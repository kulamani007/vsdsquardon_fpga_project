==> flow/design.v <==
`timescale 1ns / 1ps
module packetizer(
  input clk,
  input reset,
  input [15:0] sensor_data,
  input data_valid,
  output [7:0] uart_data,
  output reg pkt_ready
);
  parameter HEADER = 8'hAA;
  parameter SENSOR_ID = 8'h01;
  reg [2:0] byte_counter;
  reg [31:0] shift_reg;
  always @(posedge clk) begin
    if(reset) begin
      byte_counter <= 0;
      pkt_ready <= 0;
    end else if(data_valid) begin
      shift_reg <= {HEADER, SENSOR_ID, sensor_data[15:8], sensor_data[7:0]};
      byte_counter <= 5;   
      pkt_ready <= 1;
    end else if(byte_counter > 0) begin
      shift_reg <= shift_reg >> 8;
      byte_counter <= byte_counter - 1;
      pkt_ready <= (byte_counter == 1) ? 0 : 1;
    end
  end
  assign uart_data = shift_reg[7:0];
endmodule
Tool chain data of packetizer

What the tools print for packetizer, step after step.
Line numbers count from 1 in the design file above.
Operators carry their Yosys type and port widths (W data, S select, Z words).
Cell names lack the library's common part.
The mark n/a stands for no value.

Top: packetizer
Clock input: clk
Library: sky130hd
Corner: tt_025C_1v80

Elaborated design

Source: Yosys, flattened and elaborated, memories not mapped. Widths are those after wreduce. Registers that Yosys merges into a memory's read port (data or address) are not register bits. Print and check cells do not count. Equal cells are merged and count once.

Output and inout bits: 9
Word-level cells: 19
Register bits: 36
Input bits: 19

Reductions and logical operators: 3
Equal/unequal tests: 1
Multiplexer cells: 7
$lt $le $gt $ge: 1
Add/sub/neg operators: 1
Bitwise logic cells: 1

Operators with widths:

| kind                  | number |
| $mux W32              | 1 |
| $mux W16              | 1 |
| $mux W3               | 2 |
| $sub A3 B1 Y3 const B | 1 |
| $gt A3 B1 Y1 const B  | 1 |
| $eq A3 B1 Y1 const B  | 1 |
| $mux W1               | 3 |
| $reduce_and A2 Y1     | 1 |
| $reduce_bool A2 Y1    | 1 |
| $reduce_or A2 Y1      | 1 |
| $not A1 Y1            | 1 |

Logic depth

Longest topological path by Yosys (ltp), each cell counted once; first at word level (registers and memories cut), then after technology mapping (sequential cells cut; the memories' decode and read muxes count).

Word-level depth: 4
ABC_AREA: 1
Mapped depth: 7
Gate-level depth less buffers: 7

Mapped cells and area

The flow's flattened synthesis, as Yosys stat reports it; memories are mapped. The netlist is that of the ABC_AREA named above (0 if unset); the other value can give another one.
Totals and module areas in this step are rounded.

Cell types:

| cell type | number |
| edfxtp_1  | 18 |
| nand2_1   | 45 |
| dfxtp_1   | 4 |
| buf_4     | 8 |
| ha_1      | 4 |
| inv_1     | 11 |
| buf_6     | 2 |
| nor2_1    | 6 |
| buf_12    | 1 |
| a21oi_1   | 3 |
| nand3b_1  | 1 |
| nand3_1   | 1 |
| o21ai_0   | 1 |
| inv_2     | 1 |

Buffer cells: 11
Flip-flops: 22
Chip area (Yosys): 1040 um^2
Area of sequential cells: 621 um^2
Mapped cells: 106

Worst setup path after synthesis

OpenSTA on the mapped netlist: ideal clock, no wires. The path of least setup slack (recovery checks aside). Input and output delay are each 20% of the period. Register names are those of the netlist, which keeps one name where synthesis merged equal registers.

Path kind: flip-flop to flip-flop
From: register byte_counter[0]
To: register shift_reg[0]
Setup time: 0.373 ns
Period: 2.86 ns
Required time: 2.487 ns
Path delay: 1.664 ns
Setup slack: 1.197 ns
Stages on the path: 7
Arrival time: 1.291 ns
Period reached after synthesis: 1.663 ns

"path delay" is the arrival time less input delay plus setup time.
"stages on the path": output pins that drive a net of the path, with the launching flip-flop's if there is one; two outputs of one cell count as two.
"period reached after synthesis" is the clock period less the worst setup slack; recovery checks do not enter. This is arithmetic on one report: input and output delays are still those of the set period (20% each).
The rows between start and end are the longest chain of elaborated cells between them; the timing report does not say that the signal goes this way. Where chains are equally long, one stands for them.
A line is the first line of the expression or statement that the cell stems from. Yosys adds cells for indexed reads and writes and turns some case tables into memories.
At most two assigning lines are given for a register; there are more.
Only ways into the end's enable, where the timed path ends, are counted here.

Cell sequence: dfxtp_1 > inv_1 > ha_1 > ha_1 > nand2_1 > nand2_1 > inv_1
Length of the longest elaborated chain: 3
Elaborated cells between the ends (all ways): 3
Those cells by class: compare: 1; reduce/logical: 2

Ends and longest elaborated chain, post-synthesis:

| item               | line | source |
| start, declared    | 12   | `reg [2:0] byte_counter;` |
| start, assigned    | 16   | `byte_counter <= 0;` |
| start, assigned    | 24   | `byte_counter <= byte_counter - 1;` |
| $gt A3 B1 Y1       | 22   | `end else if(byte_counter > 0) begin` |
| $reduce_bool A2 Y1 | n/a  |  |
| $reduce_and A2 Y1  | n/a  |  |
| end, assigned      | 19   | `shift_reg <= {HEADER, SENSOR_ID, sensor_data[15:8], sensor_data[7:0]};` |
| end, assigned      | 23   | `shift_reg <= shift_reg >> 8;` |
| end, declared      | 13   | `reg [31:0] shift_reg;` |

Timing after layout

From the final timing report of run 2: the path of least setup slack in the routed layout; clock arrival at registers is part of the times.

Path kind: input port to flip-flop
From: input data_valid
To: register shift_reg[5]
Arrival time: 2.19 ns
Setup slack: 1.03 ns
Stages on the path: 6
Setup time: 0.36 ns
Period: 3.33 ns
Required time: 3.23 ns

The rows between start and end are the longest chain of elaborated cells between them; the timing report does not say that the signal goes this way. Where chains are equally long, one stands for them.
Only ways into the end's enable, where the timed path ends, are counted here.

Cell sequence: clkdlybuf4s50_1 > buf_4 > inv_2 > nand2_1 > nand2_1 > inv_1
Length of the longest elaborated chain: 2
Elaborated cells between the ends (all ways): 2
Those cells by class: reduce/logical: 2

Ends and longest elaborated chain, post-layout:

| item               | line | source |
| start, declared    | 6    | `input data_valid,` |
| $reduce_bool A2 Y1 | n/a  |  |
| $reduce_and A2 Y1  | n/a  |  |
| end, assigned      | 19   | `shift_reg <= {HEADER, SENSOR_ID, sensor_data[15:8], sensor_data[7:0]};` |
| end, assigned      | 23   | `shift_reg <= shift_reg >> 8;` |
| end, declared      | 13   | `reg [31:0] shift_reg;` |

Module packetizer, platform sky130hd: 2 stored runs of the flow (Yosys, OpenROAD) with differing settings, in no particular order. Input and output delays are each 20% of the period that was set; the output load is 0.01 pF.
"reached clock period": clock period set for the run, less the worst setup slack. It is reckoned from that one timing run; input and output delays stay at 20% of the period that was set.
By "critical path time" is meant the share of the clock period that the worst setup path is allowed (20% is reserved at inputs, 20% at outputs), minus its slack. Clock arrival times at its registers enter into it.
"overall power" is the tool's figure for a default switching activity; nothing was simulated.
Values from the reports are rounded here.
Settings: - = not set for that run.
Results: - = not shown.

| setting or result                         | run 1 | run 2                   |
| period_ns                                 | 2.5   | 3.33                    |
| CORE_UTILIZATION                          | 68    | 19                      |
| PLACE_DENSITY_LB_ADDON                    | 0.14  | -                       |
| CORE_ASPECT_RATIO                         | 1.18  | -                       |
| CORE_MARGIN                               | 5     | 2                       |
| CELL_PAD_IN_SITES_GLOBAL_PLACEMENT        | 3     | 1                       |
| CAP_MARGIN                                | 20    | 20                      |
| SLEW_MARGIN                               | 20    | 35                      |
| SETUP_SLACK_MARGIN                        | -     | 0.81                    |
| PLACE_DENSITY                             | -     | 0.82                    |
| TNS_END_PERCENT                           | -     | 20                      |
| ABC_AREA                                  | -     | 1                       |
| CTS_CLUSTER_SIZE                          | -     | 50                      |
| CTS_CLUSTER_DIAMETER                      | -     | 336                     |
| MIN_ROUTING_LAYER                         | -     | met2                    |
| MAX_ROUTING_LAYER                         | -     | met4                    |
| cell area after synthesis (um^2)          | -     | 1040                    |
| die outline area (um^2)                   | -     | 6090                    |
| critical path time (ns)                   | -     | 1.63                    |
| critical path type                        | -     | input port to flip-flop |
| standard-cell area after layout (um^2)    | -     | 1360                    |
| worst hold slack in the final report (ns) | -     | 0.491                   |
| worst slack on setup checks (ns)          | -     | 1.03                    |
| overall power (W)                         | -     | 0.000629                |
| reached clock period (ns)                 | -     | 2.296                   |

Run 1: no final report: placement broke off with FLW-0024
