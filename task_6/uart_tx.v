==> flow/design.v <==
`timescale 1ns / 1ps
module uart_tx(
  input clk,
  input reset,
  input [7:0] data_in,
  input tx_start,
  output reg tx_out,
  output tx_done
);
  parameter CLK_FREQ = 12_000_000;   
  parameter BAUD = 9600;
  parameter DIVISOR = CLK_FREQ / BAUD;
  reg [12:0] baud_counter;
  reg [3:0] bit_index;
  reg tx_active;
  parameter IDLE = 2'd0, START_BIT = 2'd1, DATA_BITS = 2'd2, STOP_BIT = 2'd3;
  reg [1:0]current_state;
  always @(posedge clk or posedge reset) begin
    if(reset) begin
      current_state <= IDLE;
      tx_out <= 1'b1;
      baud_counter <= 0;
    end else begin
      case(current_state)
        IDLE: begin
          if(tx_start) begin
            tx_out <= 1'b0;   
            current_state <= START_BIT;
            baud_counter <= 0;
          end
        end
        START_BIT: begin
          if(baud_counter == DIVISOR-1) begin
            tx_out <= data_in[0];
            bit_index <= 1;
            current_state <= DATA_BITS;
          end else baud_counter <= baud_counter + 1;
        end
        STOP_BIT: begin
          tx_out <= 1'b1;
          if(baud_counter == DIVISOR-1) current_state <= IDLE;
          else baud_counter <= baud_counter + 1;
        end
      endcase
    end
  end
  assign tx_done = (current_state == IDLE);
endmodule
======== Tool chain data of uart_tx ========
What the tools print for uart_tx, step after step.
Line numbers count from 1 in the design file above.
Library cell names are shortened.
The mark -- stands for no value.
set-up
  top module .............................. uart_tx
  clock input ............................. clk
  cell library ............................ sky130hd
  library corner .......................... tt_025C_1v80

======== Elaborated design ========
Source: Yosys, flattened and elaborated, memories not mapped. Widths are those after wreduce. Registers that Yosys merges into a memory's read port (data or address) are not register bits. Print and check cells do not count. Equal cells are merged and count once.
operators by class
  add/sub/neg operators ................... 1
  equality and inequality tests ........... 7
  multiplexer cells ....................... 10
  reduce/logical cells .................... 6
operator list
  operator                                                    count
  13-bit parallel mux with 2-bit select                       1
  13-bit two-way mux                                          2
  13-bit by 1-bit adder with 13-bit output with constant B    1
  13-bit by 11-bit == test with 1-bit output with constant B  1
  2-bit != test with constant B                               4
  3-bit AND reduction                                         2
  2-bit parallel mux with 3-bit select                        1
  2-bit two-way mux                                           3
  4-bit AND reduction                                         1
  3-bit nonzero test                                          1
  1-bit parallel mux with 3-bit select                        1
  2-bit by 1-bit == test with 1-bit output with constant B    1
  2-bit == test with constant B                               1
  2-bit zero test                                             1
  2-bit OR reduction                                          1
  1-bit two-way mux                                           2
word-level totals
  bits in registers ....................... 16
  bits of input ports ..................... 11
  output and inout port bits .............. 2
  word-level cells ........................ 27

======== Depth ========
Longest topological path by Yosys (ltp), each cell counted once; first at word level (registers and memories cut), then after technology mapping (sequential cells cut; the memories' decode and read muxes count).
logic depth
  word-level depth ........................ 4
  ABC_AREA ................................ 0
  mapped depth ............................ 6
  mapped depth without buffers ............ 6

======== Mapped cells and area ========
Source: synth_stat.txt of the flow (Yosys; design flattened, memories mapped). It holds for the ABC_AREA given above (unset counts as 0); a run with the other value may have another netlist.
mapped netlist
  cells in the netlist .................... 110
  chip area (Yosys) ....................... 1008.5 sq um
  sequential part of the area ............. 402.9 sq um
  flip-flops .............................. 16
  buffers ................................. 6
cell types
  type      count  area in all (sq um)
  dfrtp_1   14     350.336
  o21ai_0   13     65.062
  dfstp_2   2      52.55
  mux2i_1   5      50.048
  nand2_1   11     41.29
  nor2_1    11     41.29
  nand4_1   5      31.28
  ha_1      2      25.024
  nor4b_4   1      23.773
  buf_6     2      22.522
  o31ai_1   3      22.522
  a21oi_1   4      20.019
  nand3_1   4      20.019
  inv_1     5      18.768
  a41oi_1   2      17.517
  and4bb_4  1      16.266
  a21o_1    2      15.014
  and3_2    2      15.014
Other cell types: 16; their cells: 21.

======== Worst setup path after synthesis ========
Source: OpenSTA report_checks on the synthesized netlist (no wires, ideal clock, input and output delay 20% of the period each), path of least setup slack; recovery checks are left aside. Register names are those of the netlist, which keeps one name where synthesis merged equal registers.
path after synthesis
  path type ............................... register to register
  start ................................... register baud_counter[0]
  end ..................................... register baud_counter[10]
  clock period ............................ 1.79 ns
  library setup time ...................... 0.122 ns
  launch time at the first pin ............ 0.000 ns
  arrival ................................. 1.387 ns
  required time ........................... 1.668 ns
  slack ................................... 0.281 ns
  delay of the path ....................... 1.509 ns
  stages on the path ...................... 6
  buffers on the path ..................... 0
  period reached after synthesis .......... 1.509 ns
"delay of the path" is the arrival time less input delay plus setup time.
"stages on the path" counts driving pins, that of a launching flip-flop among them; a cell with two outputs on the path counts twice.
"period reached after synthesis" = period - worst setup slack (recovery checks aside). The figure is calculated, with input and output delays left at 20% of the set period.
Between the ends stands the longest chain of elaborated cells between them, by number of cells; it is not shown to be the way that was timed. Of several equally long chains one is given.
A line is the first line of the expression or statement that the cell stems from. Yosys adds cells for indexed reads and writes and turns some case tables into memories.
At most two assigning lines are given for a register; there are more.
on the way, after synthesis
  cell sequence ........................... dfrtp_1 -> ha_1 -> nor4b_4 -> a311o_1 -> nor3_1 -> nor2_1
  cells in the longest elaborated chain ... 3
  elaborated cells between the ends (all ways) .. 6
  those cells by class .................... 1 x add/sub; 2 x eq/ne; 2 x mux; 1 x reduce/logical
RTL lines, path after synthesis
  element                                   RTL line  text
  start: declaration                        13        reg [12:0] baud_counter;
  start: assignment                         37        end else baud_counter <= baud_counter + 1;
  start: assignment                         42        else baud_counter <= baud_counter + 1;
  13-bit by 1-bit adder with 13-bit output  37
  13-bit two-way mux                        33        if(baud_counter == DIVISOR-1) begin
  13-bit parallel mux with 2-bit select     24        case(current_state)
  end: assignment                           37
  end: assignment                           42
  end: declaration                          13

======== Timing after layout ========
From the final timing report of flow run A: the path of least setup slack in the routed layout; clock arrival at registers is part of the times.
path after layout
  path type ............................... register to output
  start ................................... register current_state
  end ..................................... output port tx_done
  clock period ............................ 2.0 ns
  external output delay ................... 0.40 ns
  launch time at the first pin ............ 0.29 ns
  arrival ................................. 1.44 ns
  required time ........................... 1.60 ns
  slack ................................... 0.16 ns
  stages on the path ...................... 2
  buffers on the path ..................... 1
Where an end lacks its bit number, it is one bit of the signal, or one of the new flip-flops if synthesis recoded a state register.
At most two assigning lines are given for a register; there are more.
on the way, after layout
  cell sequence ........................... dfstp_2 -> clkdlybuf4s50_1
RTL lines, path after layout
  element             RTL line  text
  start: declaration  17        reg [1:0]current_state;
  start: assignment   20        current_state <= IDLE;
  start: assignment   28        current_state <= START_BIT;
  end: declaration    8         output tx_done
Chain of elaborated cells between the ends: none given.

Design uart_tx on sky130hd. What follows are 2 stored runs of the flow, each under its own settings; their order means nothing. The constraints put input and output delay at 20% of the set period each and load the outputs with 0.01 pF.
By "achieved clock period" is meant the clock period of the run minus its worst setup slack. This is arithmetic on one report: input and output delays are still those of the set period (20% each).
"time used up by the worst setup path": the worst setup path's part of the clock period (all of it between registers, 20% less for each end at a port) less its slack. A launch clock that arrives late makes it longer, a capture clock that arrives late makes it shorter.
"total power after layout": no workload was simulated; the value follows from the tool's default switching activity.

---- flow run A ----
settings
  period_ns = 2.0
  CORE_UTILIZATION = 67
  CORE_ASPECT_RATIO = 1.53
  CELL_PAD_IN_SITES_GLOBAL_PLACEMENT = 0
  TNS_END_PERCENT = 55
  ABC_AREA = 0
  GPL_ROUTABILITY_DRIVEN = 1
  CTS_CLUSTER_DIAMETER = 272
  SLEW_MARGIN = 35
  CAP_MARGIN = 20
  CORE_MARGIN = 2
results
  achieved clock period ................... 1.843 ns
  chip area after synthesis (Yosys) ....... 1008.5 sq um
  utilization ............................. 77.8%
  time used up by the worst setup path .... 1.44 ns
  critical path type ...................... register to output
  worst setup slack after layout .......... 0.157 ns
  total die area .......................... 1838.6 sq um
  standard-cell area after routing ........ 1108.6 sq um
  total power after layout ................ 561.6 µW
  final setup TNS ......................... 0.000 ns

---- flow run B ----
settings
  period_ns = 0.868
  CORE_UTILIZATION = 46
  SETUP_SLACK_MARGIN = -0.03
  PLACE_DENSITY = 0.72
  CELL_PAD_IN_SITES_GLOBAL_PLACEMENT = 2
  CELL_PAD_IN_SITES_DETAIL_PLACEMENT = 1
  TNS_END_PERCENT = 35
  ABC_AREA = 1
  CTS_CLUSTER_DIAMETER = 399
  SLEW_MARGIN = 20
  MIN_ROUTING_LAYER = met1
  CAP_MARGIN = 20
  CORE_MARGIN = 2
results
  not finished: placement ended with error GPL-0301
